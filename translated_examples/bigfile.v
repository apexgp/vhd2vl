==> flow/design.v <==
module bigfile(
input wire sysclk,
input wire [31:0] g_zaq_in,
input wire [31:0] g_aux,
input wire scanb,
input wire g_wrb,
input wire g_rdb,
input wire [31:0] g_noop_clr,
input wire swe_ed,
input wire swe_lv,
input wire [63:0] din,
input wire [4:0] g_dout_w0x0f,
input wire n9_bit_write,
input wire reset,
input wire [31:0] alu_u,
input wire debct_ping,
output wire [31:0] g_sys_in,
output wire [31:0] g_zaq_in_rst_hold,
output wire [31:0] g_zaq_hhh_enb,
output wire [31:0] g_zaq_out,
output wire [31:0] g_dout,
output wire [31:0] g_zaq_ctl,
output wire [31:0] g_zaq_qaz_hb,
output wire [31:0] g_zaq_qaz_lb,
output reg [31:0] gwerth,
output wire [31:0] g_noop,
output reg [8 * 32 - 1:0] g_vector,
output reg [31:0] swe_qaz1
);
parameter g_t_klim_w0x0f = 5'b00000;
parameter g_t_u_w0x0f = 5'b00001;
parameter g_t_l_w0x0f = 5'b00010;
parameter g_t_hhh_l_w0x0f = 5'b00011;
parameter g_t_jkl_sink_l_w0x0f = 5'b00100;
parameter g_secondary_t_l_w0x0f = 5'b00101;
parameter g_style_c_l_w0x0f = 5'b00110;
parameter g_e_z_w0x0f = 5'b00111;
parameter g_n_both_qbars_l_w0x0f = 5'b01000;
parameter g_style_vfr_w0x0f = 5'b01001;
parameter g_style_klim_w0x0f = 5'b01010;
parameter g_unklimed_style_vfr_w0x0f = 5'b01011;
parameter g_style_t_y_w0x0f = 5'b01100;
parameter g_n_l_w0x0f = 5'b01101;
parameter g_n_vfr_w0x0f = 5'b01110;
parameter g_e_n_r_w0x0f = 5'b01111;
parameter g_n_r_bne_w0x0f = 5'b10000;
parameter g_n_div_rebeq_w0x0f = 5'b10001;
parameter g_alu_l_w0x0f = 5'b10010;
parameter g_t_qaz_mult_low_w0x0f = 5'b10011;
parameter g_t_qaz_mult_high_w0x0f = 5'b10100;
parameter gwerthernal_style_u_w0x0f = 5'b10101;
parameter gwerthernal_style_l_w0x0f = 5'b10110;
parameter g_style_main_reset_hold_w0x0f = 5'b10111;   
reg [31:0] g_t_klim_dout;
reg [31:0] g_t_u_dout;
reg [31:0] g_t_l_dout;
reg [31:0] g_t_hhh_l_dout;
reg [31:0] g_t_jkl_sink_l_dout;
reg [31:0] g_secondary_t_l_dout;
reg [3:0] g_style_c_l_dout;   
reg [31:0] g_e_z_dout;
reg [31:0] g_n_both_qbars_l_dout;
wire [31:0] g_style_vfr_dout;
reg [31:0] g_style_klim_dout;
wire [31:0] g_unklimed_style_vfr_dout;
reg [31:0] g_style_t_y_dout;
reg [31:0] g_n_l_dout;
reg [31:0] g_n_vfr_dout;
reg [31:0] g_e_n_r_dout;
reg g_n_r_bne_dout;
reg [31:0] g_n_div_rebeq_dout;
reg [31:0] g_alu_l_dout;
reg [31:0] g_t_qaz_mult_low_dout;
reg [31:0] g_t_qaz_mult_high_dout;
reg [31:0] gwerthernal_style_u_dout;
reg [31:0] gwerthernal_style_l_dout;
reg [31:0] g_style_main_reset_hold_dout;   
reg [31:0] q_g_zaq_in;
reg [31:0] q2_g_zaq_in;
reg [31:0] q3_g_zaq_in;
reg [3:0] q_g_zaq_in_cd;
reg [31:0] q_g_style_vfr_dout;
reg [3:0] q_g_unzq;
wire [31:0] g_n_active;   
wire [31:0] g_zaq_in_y;
wire [31:0] g_zaq_in_y_no_dout;
wire [31:0] g_zaq_out_i;
wire [31:0] g_zaq_ctl_i;
wire [31:0] g_sys_in_i;
wire [31:0] g_sys_in_ii;
wire [31:0] g_dout_i;
  assign g_zaq_out_i = (g_secondary_t_l_dout & (g_aux ^ g_style_t_y_dout)) | (g_alu_l_dout & alu_u &  ~g_secondary_t_l_dout) | ( ~g_alu_l_dout &  ~g_secondary_t_l_dout & g_t_u_dout);
  assign g_zaq_out = g_zaq_out_i &  ~g_t_jkl_sink_l_dout;
  assign g_zaq_ctl_i =  ~((g_t_l_dout &  ~g_t_jkl_sink_l_dout) | (g_t_l_dout & g_t_jkl_sink_l_dout &  ~g_zaq_out_i));
  assign g_zaq_ctl = scanb == 1'b1 ? g_zaq_ctl_i : 32'b00000000000000000000000000000000;
  assign g_zaq_hhh_enb =  ~(g_t_hhh_l_dout);
  assign g_zaq_qaz_hb = g_t_qaz_mult_high_dout;
  assign g_zaq_qaz_lb = g_t_qaz_mult_low_dout;
  assign g_dout_i = g_dout_w0x0f == g_t_klim_w0x0f ? g_t_klim_dout & g_style_klim_dout : g_dout_w0x0f == g_t_u_w0x0f ? g_t_u_dout & g_style_klim_dout : g_dout_w0x0f == g_t_l_w0x0f ? g_t_l_dout & g_style_klim_dout : g_dout_w0x0f == g_t_hhh_l_w0x0f ? g_t_hhh_l_dout & g_style_klim_dout : g_dout_w0x0f == g_t_jkl_sink_l_w0x0f ? g_t_jkl_sink_l_dout & g_style_klim_dout : g_dout_w0x0f == g_secondary_t_l_w0x0f ? g_secondary_t_l_dout & g_style_klim_dout : g_dout_w0x0f == g_style_c_l_w0x0f ? ({28'b0000000000000000000000000000,g_style_c_l_dout}) & g_style_klim_dout : g_dout_w0x0f == g_e_z_w0x0f ? g_e_z_dout : g_dout_w0x0f == g_n_both_qbars_l_w0x0f ? g_n_both_qbars_l_dout : g_dout_w0x0f == g_style_vfr_w0x0f ? g_style_vfr_dout & g_style_klim_dout : g_dout_w0x0f == g_style_klim_w0x0f ? g_style_klim_dout : g_dout_w0x0f == g_unklimed_style_vfr_w0x0f ? g_unklimed_style_vfr_dout : g_dout_w0x0f == g_style_t_y_w0x0f ? g_style_t_y_dout & g_style_klim_dout : g_dout_w0x0f == g_n_l_w0x0f ? g_n_l_dout : g_dout_w0x0f == g_n_vfr_w0x0f ? g_n_vfr_dout : g_dout_w0x0f == g_e_n_r_w0x0f ? g_e_n_r_dout : g_dout_w0x0f == g_n_r_bne_w0x0f ? {31'b0000000000000000000000000000000,g_n_r_bne_dout} : g_dout_w0x0f == g_n_div_rebeq_w0x0f ? g_n_div_rebeq_dout : g_dout_w0x0f == g_alu_l_w0x0f ? g_alu_l_dout & g_style_klim_dout : g_dout_w0x0f == g_t_qaz_mult_low_w0x0f ? g_t_qaz_mult_low_dout & g_style_klim_dout : g_dout_w0x0f == g_t_qaz_mult_high_w0x0f ? g_t_qaz_mult_high_dout & g_style_klim_dout : g_dout_w0x0f == gwerthernal_style_u_w0x0f ? gwerthernal_style_u_dout & g_style_klim_dout : g_dout_w0x0f == g_style_main_reset_hold_w0x0f ? g_style_main_reset_hold_dout & g_style_klim_dout : g_dout_w0x0f == gwerthernal_style_l_w0x0f ? gwerthernal_style_l_dout & g_style_klim_dout : 32'b00000000000000000000000000000000;
  assign g_dout = g_rdb == 1'b0 ? g_dout_i : {32{1'b1}};
  always @(posedge sysclk) begin
    if((scanb == 1'b1)) begin
      if((reset == 1'b1)) begin
        g_style_main_reset_hold_dout <= g_zaq_in;
      end
    end
    else begin
      g_style_main_reset_hold_dout <= q2_g_zaq_in;
    end
  end
  assign g_zaq_in_rst_hold = g_style_main_reset_hold_dout;
  always @(posedge reset, posedge sysclk) begin : P5
    reg [4:0] g_dout_w0x0f_v;
    reg [31:0] i;
    reg [31:0] j;
    if((reset != 1'b0)) begin
      g_t_klim_dout <= {32{1'b0}};
      g_t_u_dout <= {32{1'b0}};
      g_t_l_dout <= {32{1'b0}};
      g_t_hhh_l_dout <= {32{1'b0}};
      g_t_jkl_sink_l_dout <= {32{1'b0}};
      g_secondary_t_l_dout <= {32{1'b0}};
      g_style_c_l_dout <= {4{1'b0}};
      g_e_z_dout <= {32{1'b0}};
      g_n_both_qbars_l_dout <= {32{1'b0}};
      g_style_klim_dout <= {32{1'b0}};
      g_style_t_y_dout <= {32{1'b0}};
      g_n_l_dout <= {32{1'b0}};
      g_e_n_r_dout <= {32{1'b0}};
      g_n_r_bne_dout <= 1'b0;
      g_n_div_rebeq_dout <= {32{1'b1}};
      g_alu_l_dout <= {32{1'b0}};
      g_t_qaz_mult_low_dout <= {32{1'b1}};
      g_t_qaz_mult_high_dout <= {32{1'b0}};
      gwerthernal_style_u_dout <= {32{1'b0}};
      gwerthernal_style_l_dout <= {32{1'b0}};
    end else begin
      g_n_div_rebeq_dout <= g_n_div_rebeq_dout &  ~g_noop_clr;
      if((g_wrb == 1'b0)) begin
        for (i=0; i <= 1; i = i + 1) begin
          if((i == 0)) begin
            g_dout_w0x0f_v = g_dout_w0x0f;
          end
          else if((i == 1)) begin
            if((n9_bit_write == 1'b1)) begin
              g_dout_w0x0f_v = {g_dout_w0x0f[4:1],1'b1};
            end
          end
          else begin
          end
          case(g_dout_w0x0f_v)
          g_t_klim_w0x0f : begin
            g_t_klim_dout <= din[i * 32 + 31 -: 31 + 1];
          end
          g_t_u_w0x0f : begin
            for (j=0; j <= 31; j = j + 1) begin
              if(((g_t_klim_dout[j] == 1'b0 && n9_bit_write == 1'b0) || (din[j] == 1'b0 && n9_bit_write == 1'b1))) begin
                g_t_u_dout[j] <= din[32 * i + j];
              end
            end
          end
          g_t_l_w0x0f : begin
            g_t_l_dout <= din[i * 32 + 31 -: 31 + 1];
          end
          g_t_hhh_l_w0x0f : begin
            g_t_hhh_l_dout <= din[i * 32 + 31 -: 31 + 1];
          end
          g_t_jkl_sink_l_w0x0f : begin
            g_t_jkl_sink_l_dout <= din[i * 32 + 31 -: 31 + 1];
          end
          g_secondary_t_l_w0x0f : begin
            g_secondary_t_l_dout <= din[i * 32 + 31 -: 31 + 1];
          end
          g_style_c_l_w0x0f : begin
            g_style_c_l_dout[3:0] <= din[3 + i * 32 -: 3 + 1];
          end
          g_e_z_w0x0f : begin
            g_e_z_dout <= din[i * 32 + 31 -: 31 + 1];
          end
          g_n_both_qbars_l_w0x0f : begin
            g_n_both_qbars_l_dout <= din[i * 32 + 31 -: 31 + 1];
          end
          g_style_vfr_w0x0f : begin
          end
          g_style_klim_w0x0f : begin
            g_style_klim_dout <= din[i * 32 + 31 -: 31 + 1];
          end
          g_unklimed_style_vfr_w0x0f : begin
          end
          g_style_t_y_w0x0f : begin
            g_style_t_y_dout <= din[i * 32 + 31 -: 31 + 1];
          end
          g_n_l_w0x0f : begin
            g_n_l_dout <= din[i * 32 + 31 -: 31 + 1];
          end
          g_n_vfr_w0x0f : begin
          end
          g_e_n_r_w0x0f : begin
            g_e_n_r_dout <= din[i * 32 + 31 -: 31 + 1];
          end
          g_n_r_bne_w0x0f : begin
            g_n_r_bne_dout <= din[i * 32];
          end
          g_n_div_rebeq_w0x0f : begin
            g_n_div_rebeq_dout <= din[i * 32 + 31 -: 31 + 1] | g_n_div_rebeq_dout;
          end
          g_alu_l_w0x0f : begin
            g_alu_l_dout <= din[i * 32 + 31 -: 31 + 1];
          end
          g_t_qaz_mult_low_w0x0f : begin
            g_t_qaz_mult_low_dout <= din[i * 32 + 31 -: 31 + 1];
          end
          g_t_qaz_mult_high_w0x0f : begin
            g_t_qaz_mult_high_dout <= din[i * 32 + 31 -: 31 + 1];
          end
          gwerthernal_style_u_w0x0f : begin
            gwerthernal_style_u_dout <= din[i * 32 + 31 -: 31 + 1];
          end
          gwerthernal_style_l_w0x0f : begin
            gwerthernal_style_l_dout <= din[i * 32 + 31 -: 31 + 1];
          end
          default : begin
          end
          endcase
        end
      end
    end
  end
  always @(posedge reset, posedge sysclk) begin
    if((reset != 1'b0)) begin
      q_g_zaq_in <= {32{1'b0}};
      q2_g_zaq_in <= {32{1'b0}};
      q3_g_zaq_in <= {32{1'b0}};
    end else begin
      q_g_zaq_in <= g_zaq_in;
      q2_g_zaq_in <= q_g_zaq_in;
      q3_g_zaq_in <= g_zaq_in_y;
    end
  end
  assign g_unklimed_style_vfr_dout = q2_g_zaq_in;
  assign g_zaq_in_y = g_style_t_y_dout ^ q2_g_zaq_in;
  assign g_style_vfr_dout = {g_zaq_in_y[31:4],(g_style_c_l_dout[3:0] & q_g_zaq_in_cd) | ( ~g_style_c_l_dout[3:0] & g_zaq_in_y[3:0])};
  assign g_zaq_in_y_no_dout = scanb == 1'b1 ? g_style_t_y_dout ^ g_zaq_in : g_style_t_y_dout;
  assign g_sys_in_i = {g_zaq_in_y_no_dout[31:4],(g_style_c_l_dout[3:0] & q_g_zaq_in_cd) | ( ~g_style_c_l_dout[3:0] & g_zaq_in_y_no_dout[3:0])};
  assign g_sys_in_ii = (g_sys_in_i &  ~gwerthernal_style_l_dout) | (gwerthernal_style_u_dout & gwerthernal_style_l_dout);
  assign g_sys_in = g_sys_in_ii;
  always @(posedge reset, posedge sysclk) begin : P4
    reg [31:0] i;
    if((reset != 1'b0)) begin
      q_g_zaq_in_cd <= {4{1'b0}};
      q_g_unzq <= {4{1'b1}};
    end else begin
      if((debct_ping == 1'b1)) begin
        for (i=0; i <= 3; i = i + 1) begin
          if((g_zaq_in_y[i] != q3_g_zaq_in[i])) begin
            q_g_unzq[i] <= 1'b1;
          end
          else begin
            if((q_g_unzq[i] == 1'b0)) begin
              q_g_zaq_in_cd[i] <= g_zaq_in_y[i];
            end
            else begin
              q_g_unzq[i] <= 1'b0;
            end
          end
        end
      end
      else begin
        for (i=0; i <= 3; i = i + 1) begin
          if((g_zaq_in_y[i] != q3_g_zaq_in[i])) begin
            q_g_unzq[i] <= 1'b1;
          end
        end
      end
    end
  end
  always @(posedge reset, posedge sysclk) begin
    if((reset != 1'b0)) begin
      q_g_style_vfr_dout <= {32{1'b0}};
    end else begin
      if((scanb == 1'b1)) begin
        q_g_style_vfr_dout <= g_style_vfr_dout;
      end
      else begin
        q_g_style_vfr_dout <= g_style_vfr_dout | ({g_zaq_out_i[31:17],1'b0,g_zaq_out_i[15:1],1'b0}) | g_zaq_ctl_i | g_sys_in_ii;
      end
    end
  end
  assign g_n_active = ((q_g_style_vfr_dout &  ~g_style_vfr_dout) | ( ~q_g_style_vfr_dout & g_style_vfr_dout & g_n_both_qbars_l_dout)) & g_n_l_dout;
  always @(posedge reset, posedge sysclk) begin : P3
    reg [31:0] i;
    if((reset != 1'b0)) begin
      g_n_vfr_dout <= {32{1'b0}};
      gwerth <= {32{1'b0}};
    end else begin
      for (i=0; i <= 31; i = i + 1) begin
        if((g_n_active[i] == 1'b1)) begin
          gwerth[i] <= 1'b1;
          if((g_e_z_dout[i] == 1'b1)) begin
            g_n_vfr_dout[i] <= 1'b1;
          end
          else begin
            g_n_vfr_dout[i] <= q_g_style_vfr_dout[i];
          end
        end
        else begin
          if((g_e_z_dout[i] == 1'b0)) begin
            g_n_vfr_dout[i] <= q_g_style_vfr_dout[i];
            if((g_n_both_qbars_l_dout[i] == 1'b1 || g_style_vfr_dout[i] == 1'b1)) begin
              gwerth[i] <= 1'b0;
            end
          end
          else begin
            if((g_wrb == 1'b0 && g_dout_w0x0f == g_n_vfr_w0x0f && din[i] == 1'b1)) begin
              gwerth[i] <= 1'b0;
              g_n_vfr_dout[i] <= 1'b0;
            end
          end
        end
      end
    end
  end
  always @(g_n_r_bne_dout, g_e_n_r_dout) begin : P2
    reg [31:0] imod8, idiv8;
    reg [31:0] i;
    for (i=0; i <= 31; i = i + 1) begin
      imod8 = i % 8;
      idiv8 = i / 8;
      if((g_n_r_bne_dout == 1'b0)) begin
        g_vector[8 * i + 7 -: 7 + 1] <= g_e_n_r_dout[8 * idiv8 + 7 -: 7 + 1];
      end
      else begin
        if((imod8 == 0)) begin
          g_vector[8 * i + 7 -: 7 + 1] <= g_e_n_r_dout[8 * idiv8 + 7 -: 7 + 1];
        end
        else begin
          g_vector[8 * i + 7 -: 7 + 1] <= (g_e_n_r_dout[8 * idiv8 + 7 -: 7 + 1]) + (imod8);
        end
      end
    end
  end
  assign g_noop = g_n_div_rebeq_dout;
  always @(swe_ed, swe_lv, g_e_z_dout) begin : P1
    reg [31:0] i;
    for (i=0; i <= 31; i = i + 1) begin
      if((g_e_z_dout[i] == 1'b1)) begin
        swe_qaz1[i] <= swe_ed;
      end
      else begin
        swe_qaz1[i] <= swe_lv;
      end
    end
  end
endmodule
### Tool chain data of bigfile

Tool output for the design above, in the order of the flow.
Lines are those of the file above, counted from 1.
Cell names lack the library's common part.
Not given: n/a

* design top: bigfile
* clock port: sysclk
* standard-cell library: sky130hd
* timing corner: tt_025C_1v80

### Elaborated design

Source: Yosys, flattened and elaborated, memories not mapped. Widths are those after wreduce. Registers that Yosys merges into a memory's read port (data or address) are not register bits. Print and check cells do not count. Equal cells are merged and count once.

* add/subtract/negate cells: 28
* equality and inequality tests: 98
* muxes and demuxes: 496
* bitwise gates (word level): 134
* reductions and logical operators: 272

Operators by type and width (count)
* two-way mux 32 bit: 65
* AND 32 bit: 30
* two-way mux 1 bit: 398
* bitwise OR 32 bit: 10
* inverter 32 bit: 10
* two-way mux 8 bit: 28
* adder 8 x 3 -> 8 bit with constant B: 16
* == test 5 bit with constant B: 22
* AND reduction 2 bit: 50
* logical AND 1 bit: 97
* inequality test 3 x 1 -> 1 bit with constant B: 32
* nonzero test 3 bit: 32
* XOR 32 bit: 3
* == test 5 x 4 -> 1 bit with constant B: 18
* inverter 1 bit: 74
* logical OR 1 bit: 64
* adder 8 x 2 -> 8 bit with constant B: 8
* == test 5 x 3 -> 1 bit with constant B: 12
* nonzero test 2 bit: 22
* AND 4 x 32 -> 32 bit: 1
* adder 8 x 1 -> 8 bit with constant B: 4
* == test 5 x 2 -> 1 bit with constant B: 6
* == test 5 x 1 -> 1 bit with constant B: 3
* zero test 5 bit: 3
* two-way mux 5 bit: 3
* AND reduction 3 bit: 4
* AND 4 bit: 3
* bitwise OR 4 bit: 2

Other operator kinds: 4; their cells: 8.

* register bits: 785
* output and inout port bits: 608
* word-level cells: 1125

### Logic depth

Yosys ltp: most cells in a row. Word level: on the elaborated netlist, between registers, memories and ports. Mapped: between sequential cells and ports; inverters and the memories' decode and read muxes count.

* depth in word-level cells: 26
* ABC_AREA: 0
* mapped depth: 11
* gate-level depth less buffers: 6

### Synthesis result

Source: synth_stat.txt of the flow (Yosys; design flattened, memories mapped). It holds for the ABC_AREA given above (unset counts as 0); a run with the other value may have another netlist.
The area totals of this step are shown rounded.

Cell types
* dfrtp_1: count 685, area in all 1.71E+04 um^2
* mux2_2: count 297, area in all 3.34E+03 um^2
* a21oi_1: count 630, area in all 3.15E+03 um^2
* nor2_1: count 575, area in all 2158.32 um^2
* dfstp_2: count 68, area in all 1.79E+03 um^2
* nand2_1: count 432, area in all 1.62E+03 um^2
* xnor2_1: count 132, area in all 1.16E+03 um^2
* xor2_1: count 132, area in all 1.16E+03 um^2
* mux2i_1: count 114, area in all 1.14E+03 um^2
* o21ai_0: count 225, area in all 1126.08 um^2
* clkbuf_1: count 256, area in all 960.922 um^2
* edfxtp_1: count 32, area in all 960.922 um^2
* nand3_1: count 122, area in all 610.586 um^2
* buf_2: count 109, area in all 545.523 um^2
* a21boi_0: count 66, area in all 495.475 um^2
* nor2b_1: count 76, area in all 475.456 um^2
* ha_1: count 36, area in all 450.432 um^2
* a22o_1: count 46, area in all 402.886 um^2

Not listed: further types 77, cells in them 898.

* cells in the netlist: 4931
* mapped area: 0.0451 mm^2
* sequential area: 0.0199 mm^2
* mapped flip-flops: 785

### Timing after synthesis

OpenSTA on the mapped netlist: ideal clock, no wires. The path of least setup slack (recovery checks aside). Input and output delay are each 20% of the period. Register names are those of the netlist, which keeps one name where synthesis merged equal registers.

* kind: input to register
* start point: input reset
* end point: register g_style_main_reset_hold_dout[0]
* clock period: 39500 ps
* external input delay: 7900 ps
* time at the first pin: 7900 ps
* data arrival time: 29914 ps
* setup slack: 8357 ps
* delay of the path: 23243 ps
* stages: 2
* synthesis period reached: 31143 ps

"delay of the path" = arrival - input delay + setup time.
"stages" counts driving pins, that of a launching flip-flop among them; a cell with two outputs on the path counts twice.
"synthesis period reached" = period - worst setup slack (recovery checks aside). The figure is calculated, with input and output delays left at 20% of the set period.
Between the ends stands the longest chain of elaborated cells between them, by number of cells; it is not shown to be the way that was timed. Of several equally long chains one is given.
A line is the first line of the expression or statement that the cell stems from. Yosys adds cells for indexed reads and writes and turns some case tables into memories.
Only ways into the end's enable, where the timed path ends, are counted here.

* path through: inv_1 -> nand2_1
* length of the longest elaborated chain: 1
* elaborated cells between the ends (all ways): 1
* RTL lines with such cells: 0
* classes of those cells: eq/ne: 1

Ends and longest elaborated chain, after synthesis
* start, declared: RTL line 14 `input wire reset,`
* inequality test 2 bit
* end, assigned: RTL line 104 `g_style_main_reset_hold_dout <= g_zaq_in;`
* end, assigned: RTL line 108 `g_style_main_reset_hold_dout <= q2_g_zaq_in;`
* end, declared: RTL line 77 `reg [31:0] g_style_main_reset_hold_dout;`

### Worst path after layout

Path of least setup slack in the final report of run 1 (OpenROAD, finished layout, wires in). Where an end is a register, its clock arrival counts in the times.
The report prints the path's times to 10 ps; the period is as set.

* kind: input to output
* start point: input g_dout_w0x0f[1]
* end point: output g_dout[29]
* clock period: 21600 ps
* external input delay: 4320 ps
* external output delay: 4320 ps
* time at the first pin: 4320 ps
* data arrival time: 8970 ps
* setup slack: 8310 ps
* stages: 9

Between the ends stands the longest chain of elaborated cells between them, by number of cells; it is not shown to be the way that was timed. Of several equally long chains one is given.

* path through: buf_6 -> nor2b_4 -> buf_4 -> nand2_4 -> o2111ai_1 -> a21oi_1 -> and3_1 -> a21oi_1 -> clkdlybuf4s50_1
* length of the longest elaborated chain: 26
* elaborated cells between the ends (all ways): 49
* classes of those cells: eq/ne: 23; mux: 25; reduce/logical: 1

Ends and longest elaborated chain, after layout
* start, declared: RTL line 12 `input wire [4:0] g_dout_w0x0f,`
* == test 5 bit: RTL line 99 `assign g_dout_i = g_dout_w0x0f == g_t_klim_w0x0f ? g_t_klim_dout & g_style_klim_dout : g_dout_w0x0f == g_t_u_w ...`
* two-way mux 32 bit x24: RTL line 99
* two-way mux 32 bit: RTL line 100 `assign g_dout = g_rdb == 1'b0 ? g_dout_i : {32{1'b1}};`
* end, declared: RTL line 21 `output wire [31:0] g_dout,`

Ticket comment

Design bigfile on sky130hd. What follows are 2 stored runs of the flow, each under its own settings; their order means nothing. The constraints put input and output delay at 20% of the set period each and load the outputs with 0.01 pF.
"period achieved" = clock period - worst setup slack. The figure is calculated, with input and output delays left at 20% of the set period.
"allowed time less slack (worst setup path)": the worst setup path's part of the clock period (all of it between registers, 20% less for each end at a port) less its slack. A launch clock that arrives late makes it longer, a capture clock that arrives late makes it shorter.
"total design power" is the tool's figure for a default switching activity; nothing was simulated.
"allowed time less slack (worst setup path)" is known to 10 ps.
The results are shown rounded.

### Run 1

Settings: `period_ns=21.6`, `CORE_UTILIZATION=15`, `SETUP_SLACK_MARGIN=-0.34`, `PLACE_DENSITY_LB_ADDON=0.0`, `CORE_MARGIN=3`, `CELL_PAD_IN_SITES_GLOBAL_PLACEMENT=3`, `TNS_END_PERCENT=90`, `GPL_ROUTABILITY_DRIVEN=1`, `CAP_MARGIN=30`, `SLEW_MARGIN=20`

- Overall die area: 0.307 mm^2
- Worst slack on setup checks: 8310 ps
- Period achieved: 13293 ps
- Total design power: 6.57 mW
- Worst hold slack in the final report: 336 ps
- Sum of negative setup slack: 0 ps
- Synthesis area: 0.0451 mm^2
- Utilization after routing: 20.8 %
- Std-cell area (final layout): 0.0619 mm^2
- Allowed time less slack (worst setup path): 4650 ps
- Class of the worst setup path: input to output

### Run 2

Settings: `period_ns=35.0`, `CORE_UTILIZATION=63`, `PLACE_DENSITY_LB_ADDON=0.03`, `CORE_ASPECT_RATIO=1.63`, `CELL_PAD_IN_SITES_GLOBAL_PLACEMENT=1`, `GPL_ROUTABILITY_DRIVEN=1`, `SLEW_MARGIN=5`, `MIN_ROUTING_LAYER=met1`, `MAX_ROUTING_LAYER=met5`, `CAP_MARGIN=20`, `CORE_MARGIN=2`

Did not finish, placement stopped with FLW-0024.
