==> flow/design.v <==
module counters(
input wire sysclk,
input wire foo_card,
input wire wfoo0_baz,
input wire wfoo0_blrb,
input wire wfoo0_zz1pb,
input wire [31:0] wfoo0_turn,
input wire debct_baz,
input wire debct_blrb,
input wire debct_zz1pb,
input wire debct_bar,
input wire [31:0] debct_turn,
input wire Z0_bar,
input wire Z0_baz,
input wire Z0_blrb,
input wire Z0_zz1pb,
input wire [31:0] Z0_turn,
input wire Y1_bar,
input wire Y1_baz,
input wire Y1_blrb,
input wire Y1_zz1pb,
input wire [31:0] Y1_turn,
input wire X2_bar,
input wire X2_baz,
input wire X2_blrb,
input wire X2_zz1pb,
input wire [31:0] X2_turn,
input wire W3_bar,
input wire W3_baz,
input wire W3_blrb,
input wire W3_zz1pb,
input wire [31:0] W3_turn,
output wire Z0_cwm,
output wire [31:0] Z0,
output wire Y1_cwm,
output wire [31:0] Y1,
output wire X2_cwm,
output wire [31:0] X2,
output wire W3_cwm,
output wire [31:0] W3,
output reg wfoo0_cwm,
output wire [31:0] wfoo0_llwln,
output wire debct_cwm,
output reg debct_pull,
output wire [31:0] debct,
output wire wdfilecardA2P
);
reg [31:0] wfoo0_llwln_var;
reg [31:0] debct_var;
reg [31:0] Z0_var;
reg [31:0] Y1_var;
reg [31:0] X2_var;
reg [31:0] W3_var;
reg main_wfoo0_cwm;
reg do_q3p_Z0;
reg do_q3p_Y1;
reg do_q3p_X2;
reg do_q3p_W3;
reg do_q3p_wfoo0;
reg do_q3p_debct;
reg Z0_cwm_i;
reg Y1_cwm_i;
reg X2_cwm_i;
reg W3_cwm_i;
reg debct_cwm_i;
reg file_card_i;
reg do_file_card_i;
reg prev_do_file_card;
  assign wfoo0_llwln = wfoo0_llwln_var;
  assign debct = debct_var;
  assign Z0 = Z0_var;
  assign Y1 = Y1_var;
  assign X2 = X2_var;
  assign W3 = W3_var;
  assign Z0_cwm = Z0_cwm_i;
  assign Y1_cwm = Y1_cwm_i;
  assign X2_cwm = X2_cwm_i;
  assign W3_cwm = W3_cwm_i;
  assign debct_cwm = debct_cwm_i;
  assign wdfilecardA2P = do_file_card_i;
  always @(posedge foo_card, posedge sysclk) begin
    if(foo_card == 1'b1) begin
      wfoo0_llwln_var <= {32{1'b0}};
      debct_var <= {32{1'b0}};
      Z0_var <= {32{1'b0}};
      Y1_var <= {32{1'b0}};
      X2_var <= {32{1'b0}};
      W3_var <= {32{1'b0}};
      wfoo0_cwm <= 1'b0;
      debct_cwm_i <= 1'b0;
      debct_pull <= 1'b0;
      Z0_cwm_i <= 1'b0;
      Y1_cwm_i <= 1'b0;
      X2_cwm_i <= 1'b0;
      W3_cwm_i <= 1'b0;
      main_wfoo0_cwm <= 1'b0;
      file_card_i <= 1'b0;
      do_q3p_wfoo0 <= 1'b0;
      do_file_card_i <= 1'b0;
      prev_do_file_card <= 1'b0;
      do_q3p_Z0 <= 1'b0;
      do_q3p_Y1 <= 1'b0;
      do_q3p_X2 <= 1'b0;
      do_q3p_W3 <= 1'b0;
      do_q3p_debct <= 1'b0;
    end else begin
      debct_pull <= 1'b0;
      do_file_card_i <= 1'b0;
      if(wfoo0_baz == 1'b1) begin
        wfoo0_llwln_var <= wfoo0_turn;
        main_wfoo0_cwm <= 1'b0;
        if(wfoo0_llwln_var == 32'b00000000000000000000000000000000) begin
          do_q3p_wfoo0 <= 1'b0;
        end
        else begin
          do_q3p_wfoo0 <= 1'b1;
        end
      end
      else begin
        if(do_q3p_wfoo0 == 1'b1 && wfoo0_blrb == 1'b1) begin
          wfoo0_llwln_var <= wfoo0_llwln_var - 1;
          if((wfoo0_llwln_var == 32'b00000000000000000000000000000000)) begin
            wfoo0_llwln_var <= wfoo0_turn;
            if(main_wfoo0_cwm == 1'b0) begin
              wfoo0_cwm <= 1'b1;
              main_wfoo0_cwm <= 1'b1;
            end
            else begin
              do_file_card_i <= 1'b1;
              do_q3p_wfoo0 <= 1'b0;
            end
          end
        end
      end
      if(wfoo0_zz1pb == 1'b0) begin
        wfoo0_cwm <= 1'b0;
      end
      if(Z0_baz == 1'b1) begin
        Z0_var <= Z0_turn;
        if(Z0_turn == 32'b00000000000000000000000000000000) begin
          do_q3p_Z0 <= 1'b0;
        end
        else begin
          do_q3p_Z0 <= 1'b1;
        end
      end
      else begin
        if(do_q3p_Z0 == 1'b1 && Z0_blrb == 1'b1) begin
          if(Z0_bar == 1'b0) begin
            if(Z0_cwm_i == 1'b0) begin
              if(do_q3p_Z0 == 1'b1) begin
                Z0_var <= Z0_var - 1;
                if((Z0_var == 32'b00000000000000000000000000000001)) begin
                  Z0_cwm_i <= 1'b1;
                  do_q3p_Z0 <= 1'b0;
                end
              end
            end
          end
          else begin
            Z0_var <= Z0_var - 1;
            if((Z0_var == 32'b00000000000000000000000000000000)) begin
              Z0_cwm_i <= 1'b1;
              Z0_var <= Z0_turn;
            end
          end
        end
      end
      if(Z0_zz1pb == 1'b0) begin
        Z0_cwm_i <= 1'b0;
      end
      if(Y1_baz == 1'b1) begin
        Y1_var <= Y1_turn;
        if(Y1_turn == 32'b00000000000000000000000000000000) begin
          do_q3p_Y1 <= 1'b0;
        end
        else begin
          do_q3p_Y1 <= 1'b1;
        end
      end
      else if(do_q3p_Y1 == 1'b1 && Y1_blrb == 1'b1) begin
        if(Y1_bar == 1'b0) begin
          if(Y1_cwm_i == 1'b0) begin
            if(do_q3p_Y1 == 1'b1) begin
              Y1_var <= Y1_var - 1;
              if((Y1_var == 32'b00000000000000000000000000000001)) begin
                Y1_cwm_i <= 1'b1;
                do_q3p_Y1 <= 1'b0;
              end
            end
          end
        end
        else begin
          Y1_var <= Y1_var - 1;
          if((Y1_var == 32'b00000000000000000000000000000000)) begin
            Y1_cwm_i <= 1'b1;
            Y1_var <= Y1_turn;
          end
        end
      end
      if(Y1_zz1pb == 1'b0) begin
        Y1_cwm_i <= 1'b0;
      end
      if(X2_baz == 1'b1) begin
        X2_var <= X2_turn;
        if(X2_turn == 32'b00000000000000000000000000000000) begin
          do_q3p_X2 <= 1'b0;
        end
        else begin
          do_q3p_X2 <= 1'b1;
        end
      end
      else if(do_q3p_X2 == 1'b1 && X2_blrb == 1'b1) begin
        if(X2_bar == 1'b0) begin
          if(X2_cwm_i == 1'b0) begin
            if(do_q3p_X2 == 1'b1) begin
              X2_var <= X2_var - 1;
              if((X2_var == 32'b00000000000000000000000000000001)) begin
                X2_cwm_i <= 1'b1;
                do_q3p_X2 <= 1'b0;
              end
            end
          end
        end
        else begin
          X2_var <= X2_var - 1;
          if((X2_var == 32'b00000000000000000000000000000000)) begin
            X2_cwm_i <= 1'b1;
            X2_var <= X2_turn;
          end
        end
      end
      if(X2_zz1pb == 1'b0) begin
        X2_cwm_i <= 1'b0;
      end
      if(W3_baz == 1'b1) begin
        W3_var <= W3_turn;
        if(W3_turn == 32'b00000000000000000000000000000000) begin
          do_q3p_W3 <= 1'b0;
        end
        else begin
          do_q3p_W3 <= 1'b1;
        end
      end
      else if(do_q3p_W3 == 1'b1 && W3_blrb == 1'b1) begin
        if(W3_bar == 1'b0) begin
          if(W3_cwm_i == 1'b0) begin
            if(do_q3p_W3 == 1'b1) begin
              W3_var <= W3_var - 1;
              if((W3_var == 32'b00000000000000000000000000000001)) begin
                W3_cwm_i <= 1'b1;
                do_q3p_W3 <= 1'b0;
              end
            end
          end
        end
        else begin
          W3_var <= W3_var - 1;
          if((W3_var == 32'b00000000000000000000000000000000)) begin
            W3_cwm_i <= 1'b1;
            W3_var <= W3_turn;
          end
        end
      end
      if(W3_zz1pb == 1'b0) begin
        W3_cwm_i <= 1'b0;
      end
      if(debct_baz == 1'b1) begin
        debct_var <= debct_turn;
        if(debct_turn == 32'b00000000000000000000000000000000) begin
          do_q3p_debct <= 1'b0;
        end
        else begin
          do_q3p_debct <= 1'b1;
        end
      end
      else if(do_q3p_debct == 1'b1 && debct_blrb == 1'b1) begin
        if(debct_bar == 1'b0) begin
          if(debct_cwm_i == 1'b0) begin
            if(do_q3p_debct == 1'b1) begin
              debct_var <= debct_var - 1;
              if((debct_var == 32'b00000000000000000000000000000001)) begin
                debct_cwm_i <= 1'b1;
                debct_pull <= 1'b1;
                do_q3p_debct <= 1'b0;
              end
            end
          end
        end
        else begin
          debct_var <= debct_var - 1;
          if((debct_var == 32'b00000000000000000000000000000000)) begin
            debct_cwm_i <= 1'b1;
            debct_pull <= 1'b1;
            debct_var <= debct_turn;
          end
        end
      end
      if(debct_zz1pb == 1'b0) begin
        debct_cwm_i <= 1'b0;
      end
    end
  end
endmodule
Reports on counters. Tool output for the design above, in the order of the flow. Line numbers count from 1 in the design file above. Library cell names are shortened. Not given: --

Top module: counters. Clock port: sysclk. Library: sky130hd. Timing corner: tt_025C_1v80.

Word-level counts. Yosys after proc, flatten, opt, wreduce and memory -nomap, before mapping. Memory bits, and registers merged into a memory's read port (data or address), are not among the register bits. Print and check cells are not counted. Equal cells are merged and count once.

For bits in registers the number is 207. Under latch bits stands 0. For bits in writable memories the number is 0. The figure for ROM bits is 0. The entry for word width x clocked read ports reads 0. The entry for memories reads 0. Input bits: 217. For output and inout port bits the number is 200. The figure for elaborated cells is 244.

The entry for add/sub/neg operators reads 6. The entry for multiply operators reads 0. The entry for divide/modulo/power cells reads 0. Order comparisons: 0. For equality and inequality tests the number is 39. Under shift-type cells stands 0. The entry for mux-type cells reads 130. Bitwise logic cells: 0. Reductions and logical operators: 48.

Operators by type and width (number): two-way mux 32 bit (33); logical NOT 32 bit (11); subtractor 32 x 1 -> 32 bit (second input constant) (6); equality test 32 x 1 -> 1 bit (second input constant) (5); two-way mux 1 bit (97); AND reduction 3 bit (16); != test 2 bit (second input constant) (13); != test 2 x 1 -> 1 bit (second input constant) (11); nonzero test 2 bit (8); != test 3 x 2 -> 1 bit (second input constant) (5); != test 3 bit (second input constant) (5); nonzero test 3 bit (5); logical AND 1 bit (6); AND reduction 4 bit (1); AND reduction 2 bit (1).

Logic depth. Longest topological path by Yosys (ltp), each cell counted once; first at word level (registers and memories cut), then after technology mapping (sequential cells cut; the memories' decode and read muxes count).

Depth in word-level cells: 8. For ABC_AREA the number is 0. Under mapped depth stands 11. The figure for gate-level depth less buffers is 8.

Mapped cells and area. Yosys stat after the flow's synthesis: flattened, memories mapped to cells. It holds for the ABC_AREA given above (unset counts as 0); a run with the other value may have another netlist. Totals and module areas in this step are rounded.

Cells by type: dfrtp_1 (number 207, area in all 5.18E+03 um^2); nor4_1 (number 111, area in all 694.416 um^2); a21oi_1 (number 127, area in all 635.61 um^2); nor2_1 (number 167, area in all 626.851 um^2); o21ai_0 (number 115, area in all 575.552 um^2); nor3_1 (number 105, area in all 525.504 um^2); nand2_1 (number 125, area in all 469.2 um^2); nand3_1 (number 90, area in all 450.432 um^2); nand4_1 (number 40, area in all 250.24 um^2); clkbuf_1 (number 65, area in all 243.984 um^2); or3_1 (number 38, area in all 237.728 um^2); xnor2_1 (number 21, area in all 183.926 um^2); or4_1 (number 23, area in all 172.666 um^2); a31oi_1 (number 27, area in all 168.912 um^2); a221o_1 (number 16, area in all 160.154 um^2); o211ai_1 (number 21, area in all 157.651 um^2); ha_1 (number 12, area in all 150.144 um^2); o22a_1 (number 14, area in all 122.618 um^2).

Other cell types: 57; their cells: 314.

Cells in the netlist: 1638. Synthesis area: 13400 um^2. Area of sequential cells: 5180 um^2. For flip-flops the number is 207. The entry for buffers reads 83.

Path before layout. Source: OpenSTA report_checks on the synthesized netlist (no wires, ideal clock, input and output delay 20% of the period each), path of least setup slack; recovery checks are left aside. Register names are those of the netlist, which keeps one name where synthesis merged equal registers.

Path type: register -> register. Start point: reg X2_var[0]. End point: reg X2_var[3]. For clock period the number is 3190 ps. The entry for setup time reads 126 ps. The entry for launch time at the first pin reads 0 ps. The figure for arrival is 2824 ps. The figure for required time is 3064 ps. For path slack the number is 240 ps. Path delay: 2950 ps. The figure for stages on the path is 10. The entry for buffers on the path reads 1. The figure for period reached after synthesis is 2950 ps.

"path delay" is the arrival time less input delay plus setup time. "stages on the path": output pins that drive a net of the path, with the launching flip-flop's if there is one; two outputs of one cell count as two. "period reached after synthesis" is the clock period less the worst setup slack; recovery checks do not enter. This is arithmetic on one report: input and output delays are still those of the set period (20% each). The rows between start and end are the longest chain of elaborated cells between them; the timing report does not say that the signal goes this way. Where chains are equally long, one stands for them. A line is the first line of the expression or statement that the cell stems from. Yosys adds cells for indexed reads and writes and turns some case tables into memories. At most two assigning lines are given for a register; there are more.

Cells stage by stage: dfrtp_1 > inv_1 > ha_1 > or4b_1 > clkbuf_1 > or4_4 > o41ai_4 > nand2_2 > and3_1 > a221o_1. The entry for cells in the longest elaborated chain reads 6. The entry for elaborated cells on any way between the ends reads 8. Classes of those cells: add/sub: 1; mux: 6; reduce/logical: 1.

RTL lines, path post-synthesis: start: declaration (RTL line 52) `reg [31:0] X2_var;`; start: assignment (RTL line 205) `X2_var <= X2_turn;`; start: assignment (RTL line 217) `X2_var <= X2_var - 1;`; subtractor 32 x 1 -> 32 bit (RTL line 217); two-way mux 32 bit (RTL line 216) `if(do_q3p_X2 == 1'b1) begin`; two-way mux 32 bit (RTL line 215) `if(X2_cwm_i == 1'b0) begin`; two-way mux 32 bit (RTL line 214) `if(X2_bar == 1'b0) begin`; two-way mux 32 bit (RTL line 213) `else if(do_q3p_X2 == 1'b1 && X2_blrb == 1'b1) begin`; two-way mux 32 bit (RTL line 204) `if(X2_baz == 1'b1) begin`; end: assignment (RTL line 205); end: assignment (RTL line 217); end: declaration (RTL line 52).

Path in the finished layout. Path of least setup slack in the final report of entry A (OpenROAD, finished layout, wires in). Where an end is a register, its clock arrival counts in the times. The path's times are printed in steps of 10 ps; the period is the one set.

Path type: register -> register. Start point: reg X2_var[0]. End point: reg X2_var[3]. For clock period the number is 4320 ps. The entry for setup time reads 110 ps. The entry for launch time at the first pin reads 540 ps. The figure for arrival is 3580 ps. The figure for required time is 4740 ps. For path slack the number is 1160 ps. The figure for stages on the path is 9. The entry for buffers on the path reads 0.

The rows between start and end are the longest chain of elaborated cells between them; the timing report does not say that the signal goes this way. Where chains are equally long, one stands for them. At most two assigning lines are given for a register; there are more.

Cells stage by stage: dfrtp_1 > inv_1 > ha_1 > or4b_4 > or4_4 > o41ai_4 > nand2_2 > and3_1 > a221o_1. The entry for cells in the longest elaborated chain reads 6. The entry for elaborated cells on any way between the ends reads 8. Classes of those cells: add/sub: 1; mux: 6; reduce/logical: 1.

RTL lines, path post-layout: start: declaration (RTL line 52) `reg [31:0] X2_var;`; start: assignment (RTL line 205) `X2_var <= X2_turn;`; start: assignment (RTL line 217) `X2_var <= X2_var - 1;`; subtractor 32 x 1 -> 32 bit (RTL line 217); two-way mux 32 bit (RTL line 216) `if(do_q3p_X2 == 1'b1) begin`; two-way mux 32 bit (RTL line 215) `if(X2_cwm_i == 1'b0) begin`; two-way mux 32 bit (RTL line 214) `if(X2_bar == 1'b0) begin`; two-way mux 32 bit (RTL line 213) `else if(do_q3p_X2 == 1'b1 && X2_blrb == 1'b1) begin`; two-way mux 32 bit (RTL line 204) `if(X2_baz == 1'b1) begin`; end: assignment (RTL line 205); end: assignment (RTL line 217); end: declaration (RTL line 52).

Wiki page: counters / flow data

Design counters on sky130hd. What follows are 2 stored runs of the flow, each under its own settings; their order means nothing. The constraints put input and output delay at 20% of the set period each and load the outputs with 0.01 pF. "achieved clock period" = clock period - worst setup slack. The figure is calculated, with input and output delays left at 20% of the set period. "time used up by the worst setup path" means the part of the period allowed to the worst setup path (the constraints hold back 20% at inputs and 20% at outputs) less its slack; where the path has registers, the arrival times of their clocks count too. "power consumption": no workload was simulated; the value follows from the tool's default switching activity. "time used up by the worst setup path" is given in steps of 10 ps. Results are given in rounded form.

Entry A has these settings: period_ns 4.32; CORE_UTILIZATION 41; SETUP_SLACK_MARGIN 1.21; PLACE_DENSITY_LB_ADDON 0.23; TNS_END_PERCENT 25; GPL_ROUTABILITY_DRIVEN 0; CTS_CLUSTER_SIZE 18; SLEW_MARGIN 40; MAX_ROUTING_LAYER met4; CAP_MARGIN 20; CORE_MARGIN 2. The cell area after synthesis is 13400 um^2. The area of the die is 34100 um^2. The measured area of the standard cells in the finished layout is 19300 um^2. The utilization of the finished layout comes to 0.596. The setup slack of the worst path stands at 1160 ps. The final setup TNS reads 0 ps. The power consumption comes to 6.64 mW. The measured achieved clock period is 3158 ps. The time used up by the worst setup path is 3160 ps. Critical path type: register -> register.

Entry B has these settings: period_ns 2.24; CAP_MARGIN 20; CORE_MARGIN 2; CORE_UTILIZATION 40; SLEW_MARGIN 20. The cell area after synthesis is 13400 um^2. The area of the die is 34900 um^2. The measured area of the standard cells in the finished layout is 24200 um^2. The utilization of the finished layout comes to 0.738. The setup slack of the worst path stands at -460 ps. The final setup TNS reads -17700 ps. The power consumption comes to 14.0 mW. The measured achieved clock period is 2700 ps. The time used up by the worst setup path is 2700 ps. Critical path type: register -> register.
