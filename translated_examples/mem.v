==> flow/design.v <==
module mem(
input wire clk,
input wire rstn,
input wire en,
input wire cs,
input wire [addr_width - 1:0] addr,
input wire [bus_width - 1:0] din,
output wire [bus_width - 1:0] dout
);
parameter [31:0] addr_width=6;
parameter [31:0] bus_width=14;
reg [addr_width - 1:0] al = 8'h00;
reg [bus_width - 1:0] mem[255:0];
  assign dout = mem[al];
  always @(posedge clk) begin
    al <= addr;
    if(en == 1'b1) begin
      mem[addr] <= din;
    end
  end
endmodule
Reports on mem
What the tools print for mem, step after step.
Lines are those of the file above, counted from 1.
Operators: Yosys type, input widths -> output width; for muxes data width and select width s.
Library cell names are shortened.
{"block": "inputs", "design": "mem", "clock": "clk", "lib": "sky130hd", "lib_corner": "tt_025C_1v80"}

Word-level counts
Yosys after proc, flatten, opt, wreduce and memory -nomap, before mapping. Enables and synchronous resets that opt folds into registers are not counted as muxes. Memory bits, and registers merged into a memory's read port (data or address), are not among the register bits. Print and check cells are not counted. Equal cells are merged and count once.
Memory sizes are those after Yosys's memory passes, which may raise the word count (mostly to a power of two), join words into wider ones and drop unused or constant bits.
{"block": "word_totals", "output_inout_bits": 14, "memories": 1, "inputBits": 24, "register_bits": 6, "ramBits": 3584, "word_cells": 5}
{"block": "mem_list", "name": "mem", "size": 256, "word_bits": 14, "read_ports": 1, "write_ports": 1, "line": 13, "text": "reg [bus_width - 1:0] mem[255:0];"}
{"block": "op_classes", "muxes": 3}
{"block": "ops", "op": "$mux 14", "n": 1}
{"block": "ops", "op": "$mux 8", "n": 1}
{"block": "ops", "op": "$mux 1", "n": 1}

Depth
Longest topological path by Yosys (ltp), each cell counted once; first at word level (registers and memories cut), then after technology mapping (sequential cells cut; the memories' decode and read muxes count).
{"block": "depth", "ltp_word": 1, "abc_area": 0, "ltp_mapped": 9, "depth_no_buf": 5}

After synthesis
Source: synth_stat.txt of the flow (Yosys; design flattened, memories mapped). It holds for the ABC_AREA given above (unset counts as 0); a run with the other value may have another netlist.
{"block": "synth_totals", "mapped_area_um2": 34788.4, "cell_count": 1578, "flip_flops": 902, "seq_area_um2": 27025.9, "buffers": 88}
{"block": "types", "type": "edfxtp_1", "n": 896, "area_total_um2": 2.69E+04}
{"block": "types", "type": "mux4_2", "n": 224, "area_total_um2": 5.04E+03}
{"block": "types", "type": "nor2_1", "n": 93, "area_total_um2": 349.085}
{"block": "types", "type": "mux2i_1", "n": 34, "area_total_um2": 340.326}
{"block": "types", "type": "buf_4", "n": 29, "area_total_um2": 217.709}
{"block": "types", "type": "a211oi_1", "n": 23, "area_total_um2": 172.666}
{"block": "types", "type": "nand2b_1", "n": 24, "area_total_um2": 150.144}
{"block": "types", "type": "mux2_2", "n": 13, "area_total_um2": 146.39}
{"block": "types", "type": "nand2_1", "n": 38, "area_total_um2": 142.637}
{"block": "types", "type": "o221ai_1", "n": 15, "area_total_um2": 131.376}
{"block": "types", "type": "clkbuf_1", "n": 32, "area_total_um2": 120.115}
{"block": "types", "type": "dfxtp_1", "n": 6, "area_total_um2": 120.115}
{"block": "types", "type": "nor2b_1", "n": 16, "area_total_um2": 100.096}
{"block": "types", "type": "buf_6", "n": 8, "area_total_um2": 90.086}
{"block": "types", "type": "a21oi_1", "n": 17, "area_total_um2": 85.082}
{"block": "types", "type": "buf_2", "n": 17, "area_total_um2": 85.082}
{"block": "types", "type": "a311oi_1", "n": 9, "area_total_um2": 78.826}
{"block": "types", "type": "nand3_1", "n": 14, "area_total_um2": 70.067}
Other cell types: 17; their cells: 70.

Worst setup path after synthesis
Path of least setup slack by OpenSTA after synthesis, without wires, with an ideal clock, recovery checks aside; 20% of the period is set as input and as output delay. Where synthesis merged equal registers, the netlist keeps one of their names.
{"block": "synth_path", "kind": "input -> register", "startpoint": "input port addr[5]", "endpoint": "memory mem[15][0]", "n_path_buf": 2, "setup_time_ns": 0.384, "delay_ns": 1.849, "required_time_ns": 2.446, "path_stages": 4, "arrival_time_ns": 2.031, "setup_slack_ns": 0.415, "clock_period_ns": 2.83, "t_first_pin_ns": 0.566, "input_delay_ns": 0.566, "period_less_setup_slack_ns": 2.415}
"delay_ns" = arrival - input delay + setup time.
"path_stages" counts driving pins, that of a launching flip-flop among them; a cell with two outputs on the path counts twice.
"period_less_setup_slack_ns" = period - worst setup slack (recovery checks aside). The figure is calculated, with input and output delays left at 20% of the set period.
The rows between start and end are the longest chain of elaborated cells between them; the timing report does not say that the signal goes this way. Where chains are equally long, one stands for them.
Each line given opens the expression or statement behind the cell; cells for indexed reads and writes are added by Yosys, which also makes memories of some case tables.
{"block": "synth_via", "cell_sequence": "or3b_2 clkbuf_1 clkbuf_1 nor2_1", "elab_chain_len": 1, "cells_between": 1, "lines_between": 1, "classes_between": "1 x mux"}
{"block": "synth_rtl", "item": "start: declaration", "line": 6, "text": "input wire [addr_width - 1:0] addr,"}
{"block": "synth_rtl", "item": "$mux 8", "line": 17, "text": "if(en == 1'b1) begin"}
{"block": "synth_rtl", "item": "end: declaration", "line": 13, "text": "reg [bus_width - 1:0] mem[255:0];"}

Worst path after layout
From the final timing report of flow run 1: the path of least setup slack in the routed layout; clock arrival at registers is part of the times.
{"block": "layout_path", "kind": "register -> output", "startpoint": "register al[0]", "endpoint": "output port dout[8]", "required_time_ns": 2.24, "clock_period_ns": 2.8, "path_stages": 11, "setup_slack_ns": -0.69, "arrival_time_ns": 2.93, "output_delay_ns": 0.56, "n_path_buf": 6, "t_first_pin_ns": 0.62}
The rows between start and end are the longest chain of elaborated cells between them; the timing report does not say that the signal goes this way. Where chains are equally long, one stands for them.
A memory read counts as a cell of the chain, while the word-level depth stops at memories.
{"block": "layout_via", "cell_sequence": "dfxtp_4 buf_12 buf_16 buf_12 buf_6 mux4_2 mux2_4 a211oi_2 buf_4 o31ai_2 buf_2", "elab_chain_len": 1, "cells_between": 1, "lines_between": 1, "classes_between": "1 x memory"}
{"block": "layout_rtl", "item": "start: declaration", "line": 12, "text": "reg [addr_width - 1:0] al = 8'h00;"}
{"block": "layout_rtl", "item": "start: assignment", "line": 16, "text": "al <= addr;"}
{"block": "layout_rtl", "item": "$mem_v2 256x14", "line": 13, "text": "reg [bus_width - 1:0] mem[255:0];"}
{"block": "layout_rtl", "item": "end: declaration", "line": 8, "text": "output wire [bus_width - 1:0] dout"}

Memo
Re: implementation data of mem

Measured results for mem: 2 stored runs of the Yosys and OpenROAD flow on sky130hd. The settings differ; the order carries no meaning. The constraints put input and output delay at 20% of the set period each and load the outputs with 0.01 pF.
"achieved_period_ns": clock period set for the run, less the worst setup slack. It is reckoned from that one timing run; input and output delays stay at 20% of the period that was set.
"power.total_uw": no workload was simulated; the value follows from the tool's default switching activity.

Flow run 1
==> flow/run.sh <==
#!/bin/bash
# the make line also repeats the synthesis and layout settings of config.mk as NAME=value (left out here)
make -C /OpenROAD-flow-scripts/flow DESIGN_CONFIG=/design/flow/config.mk WORK_HOME=/design/flow/orfs CLKGATE_MAP_FILE= finish
==> flow/config.mk <==
export PLATFORM = sky130hd
export DESIGN_NAME = mem
export DESIGN_NICKNAME = mem
export VERILOG_FILES = /design/flow/design.v
export SDC_FILE = /design/flow/constraint.sdc
export NUM_CORES = 4
export LEC_CHECK = 0
export CAP_MARGIN = 20
export CORE_MARGIN = 2
export CORE_UTILIZATION = 40
export SETUP_SLACK_MARGIN = 0.02
export SLEW_MARGIN = 20
==> flow/constraint.sdc <==
create_clock -name core_clock -period 2.8 [get_ports {clk}]
set_input_delay 0.5600 -clock core_clock [delete_from_list [all_inputs] [get_ports {clk}]]
set_output_delay 0.5600 -clock core_clock [all_outputs]
set_load 0.01 [all_outputs]

==> results of flow run 1, as JSON <==
{
  "final_hold_ws_ns": 0.323,
  "fin_ws_ns": -0.686,
  "power.total_uw": 28751,
  "dieArea_um2": 89347.2,
  "post_route_util_frac": 0.502,
  "synth_chip_area_um2": 34788.4,
  "achieved_period_ns": 3.486,
  "finish.stdcell_area_um2": 43432.9
}

Flow run 2
==> flow/run.sh <==
#!/bin/bash
# the make line also repeats the synthesis and layout settings of config.mk as NAME=value (left out here)
make -C /OpenROAD-flow-scripts/flow DESIGN_CONFIG=/design/flow/config.mk WORK_HOME=/design/flow/orfs CLKGATE_MAP_FILE= finish
==> flow/config.mk <==
export PLATFORM = sky130hd
export DESIGN_NAME = mem
export DESIGN_NICKNAME = mem
export VERILOG_FILES = /design/flow/design.v
export SDC_FILE = /design/flow/constraint.sdc
export NUM_CORES = 4
export LEC_CHECK = 0
export ABC_AREA = 1
export CAP_MARGIN = 20
export CORE_MARGIN = 2
export CORE_UTILIZATION = 63
export GPL_ROUTABILITY_DRIVEN = 0
export GPL_TIMING_DRIVEN = 0
export HOLD_SLACK_MARGIN = 0.27
export PLACE_DENSITY = 0.73
export SETUP_SLACK_MARGIN = 0.04
export SLEW_MARGIN = 20
export TNS_END_PERCENT = 55
==> flow/constraint.sdc <==
create_clock -name core_clock -period 3.2 [get_ports {clk}]
set_input_delay 0.6400 -clock core_clock [delete_from_list [all_inputs] [get_ports {clk}]]
set_output_delay 0.6400 -clock core_clock [all_outputs]
set_load 0.01 [all_outputs]

==> results of flow run 2, as JSON <==
{
  "final_hold_ws_ns": 0.366,
  "fin_ws_ns": -0.200,
  "power.total_uw": 26316,
  "dieArea_um2": 60319.4,
  "post_route_util_frac": 0.772,
  "synth_chip_area_um2": 36774.0,
  "achieved_period_ns": 3.400,
  "finish.stdcell_area_um2": 44541.5
}
